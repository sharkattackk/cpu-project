==> flow/design.v <==
module MDR_Reg(out, Mdatain, bus, wr, rd, clr, clk);
    output reg [31:0] out;
    input [31:0] Mdatain, bus;
    input rd, clr, clk, wr;
    wire [31:0] in;
    always @(posedge clk)
                if(clr)
                    out=0;
                else if(wr)
                    if(rd)
                        out = Mdatain;
                else
                        out = bus;
endmodule
# Step by step through the tools: MDR_Reg

What the tools print for MDR_Reg, step after step.
Lines are those of the file above, counted from 1.
Library cell names are shortened.
The mark n/a stands for no value.

Top module: MDR_Reg
Clock port: clk
Standard-cell library: sky130hd
Timing corner: tt_025C_1v80

# After elaboration

Counts by Yosys on the flattened word-level netlist (proc, flatten, opt, wreduce; memories kept). Register bits leave out memories and registers merged into their read ports (data or address); mux counts leave out enables and synchronous resets folded into registers. Print and check cells are left out. Cells with the same type and inputs are merged into one.

Register bits after elaboration: 32
Cells after elaboration: 2

Mux-type cells: 1

Operators with widths:

| kind               | count |
| two-way mux 32 bit | 1 |

# Depth

Yosys ltp: most cells in a row. Word level: on the elaborated netlist, between registers, memories and ports. Mapped: between sequential cells and ports; inverters and the memories' decode and read muxes count.

Word-level depth: 1
ABC_AREA: 0
Depth in mapped cells: 4
Depth with buffers taken out: 2

# Synthesis result

Yosys stat after the flow's synthesis: flattened, memories mapped to cells. It holds for the ABC_AREA given above (unset counts as 0); a run with the other value may have another netlist.
Totals and module areas in this step are rounded.

Cell types:

| type     | count | area in all (um^2) |
| dfxtp_1  | 32    | 640.614 |
| mux2i_1  | 32    | 320.307 |
| a211oi_1 | 32    | 240.23 |
| nor2_1   | 32    | 120.115 |
| buf_12   | 3     | 60.058 |
| clkbuf_1 | 6     | 22.522 |
| buf_2    | 3     | 15.014 |
| buf_6    | 1     | 11.261 |
| buf_4    | 1     | 7.507 |

Standard cells after synthesis: 142
Chip area (Yosys): 1,440 um^2
Area of sequential cells: 641 um^2
Mapped flip-flops: 32
Buffers: 14

# Path before layout

Path of least setup slack by OpenSTA after synthesis, without wires, with an ideal clock, recovery checks aside; 20% of the period is set as input and as output delay. Where synthesis merged equal registers, the netlist keeps one of their names.

Path kind: input -> register
Start: input port rd
End: register out[0]
Period: 0.944 ns
Arrival: 0.752 ns
Path slack: 0.106 ns
Delay of the path: 0.649 ns
Driving pins on the path: 4
Synthesis period reached: 0.838 ns

"delay of the path" = arrival - input delay + setup time.
"driving pins on the path" counts driving pins, that of a launching flip-flop among them; a cell with two outputs on the path counts twice.
"synthesis period reached" = period - worst setup slack (recovery checks aside). The figure is calculated, with input and output delays left at 20% of the set period.
Between the ends stands the longest chain of elaborated cells between them, by number of cells; it is not shown to be the way that was timed. Of several equally long chains one is given.
Each line given opens the expression or statement behind the cell; cells for indexed reads and writes are added by Yosys, which also makes memories of some case tables.
A register here has more assigning lines than the two given.

Path through: buf_6 > buf_12 > mux2i_1 > a211oi_1
Cells in the longest elaborated chain: 1

Ends and longest elaborated chain, after synthesis:

| item               | line | RTL |
| start, declared    | 4    | `input rd, clr, clk, wr;` |
| two-way mux 32 bit | 10   | `if(rd)` |
| end, assigned      | 11   | `out = Mdatain;` |
| end, assigned      | 13   | `out = bus;` |
| end, declared      | 2    | `output reg [31:0] out;` |

# Worst path after layout

Path of least setup slack in the final report of flow run A (OpenROAD, finished layout, wires in). Where an end is a register, its clock arrival counts in the times.

Path kind: register -> output
Start: register out[23]
End: output port out[23]
Period: 1.42 ns
Output delay: 0.28 ns
Arrival: 0.93 ns
Path slack: 0.21 ns
Driving pins on the path: 2

A register here has more assigning lines than the two given.

Path through: dfxtp_1 > dlygate4sd2_1
Cells in the longest elaborated chain: 0

Ends and longest elaborated chain, after layout:

| item            | line | RTL |
| start, declared | 2    | `output reg [31:0] out;` |
| start, assigned | 11   | `out = Mdatain;` |
| start, assigned | 13   | `out = bus;` |
| end, declared   | 2    |  |

## Implementation results

Top module MDR_Reg; platform sky130hd; tools Yosys and OpenROAD; 2 stored runs in no particular order. Input and output delays are each 20% of the period that was set; the output load is 0.01 pF.
"worst path time": the worst setup path's part of the clock period (all of it between registers, 20% less for each end at a port) less its slack. A launch clock that arrives late makes it longer, a capture clock that arrives late makes it shorter.
The results are shown rounded.
Among the settings, - means not set for that run.
A result given as - is not shown for that run.

| setting or result                      | flow run A         | flow run B |
| period_ns                              | 1.42               | 0.649      |
| CORE_UTILIZATION                       | 28                 | 50         |
| SETUP_SLACK_MARGIN                     | 0.02               | 0.05       |
| PLACE_DENSITY_LB_ADDON                 | 0.18               | 0.17       |
| CORE_MARGIN                            | 9                  | 5          |
| CELL_PAD_IN_SITES_GLOBAL_PLACEMENT     | 1                  | -          |
| CELL_PAD_IN_SITES_DETAIL_PLACEMENT     | 0                  | -          |
| ABC_AREA                               | 0                  | 0          |
| GPL_TIMING_DRIVEN                      | 0                  | 0          |
| CTS_CLUSTER_DIAMETER                   | 174                | -          |
| MIN_ROUTING_LAYER                      | met2               | -          |
| MAX_ROUTING_LAYER                      | met5               | met4       |
| CAP_MARGIN                             | 20                 | 20         |
| SLEW_MARGIN                            | 20                 | 20         |
| GPL_ROUTABILITY_DRIVEN                 | -                  | 0          |
| CTS_CLUSTER_SIZE                       | -                  | 75         |
| standard-cell area after layout (um^2) | 2,540              | -          |
| post-route utilization                 | 0.525              | -          |
| setup slack of the critical path (ns)  | 0.207              | -          |
| worst path time (ns)                   | 0.93               | -          |
| worst path kind                        | register -> output | -          |
| cell area after synthesis (um^2)       | 1,440              | -          |
| worst-case hold slack (ns)             | 0.356              | -          |
| die area (um^2)                        | 8,040              | -          |

Flow run B: stopped before the end: placement reported FLW-0024
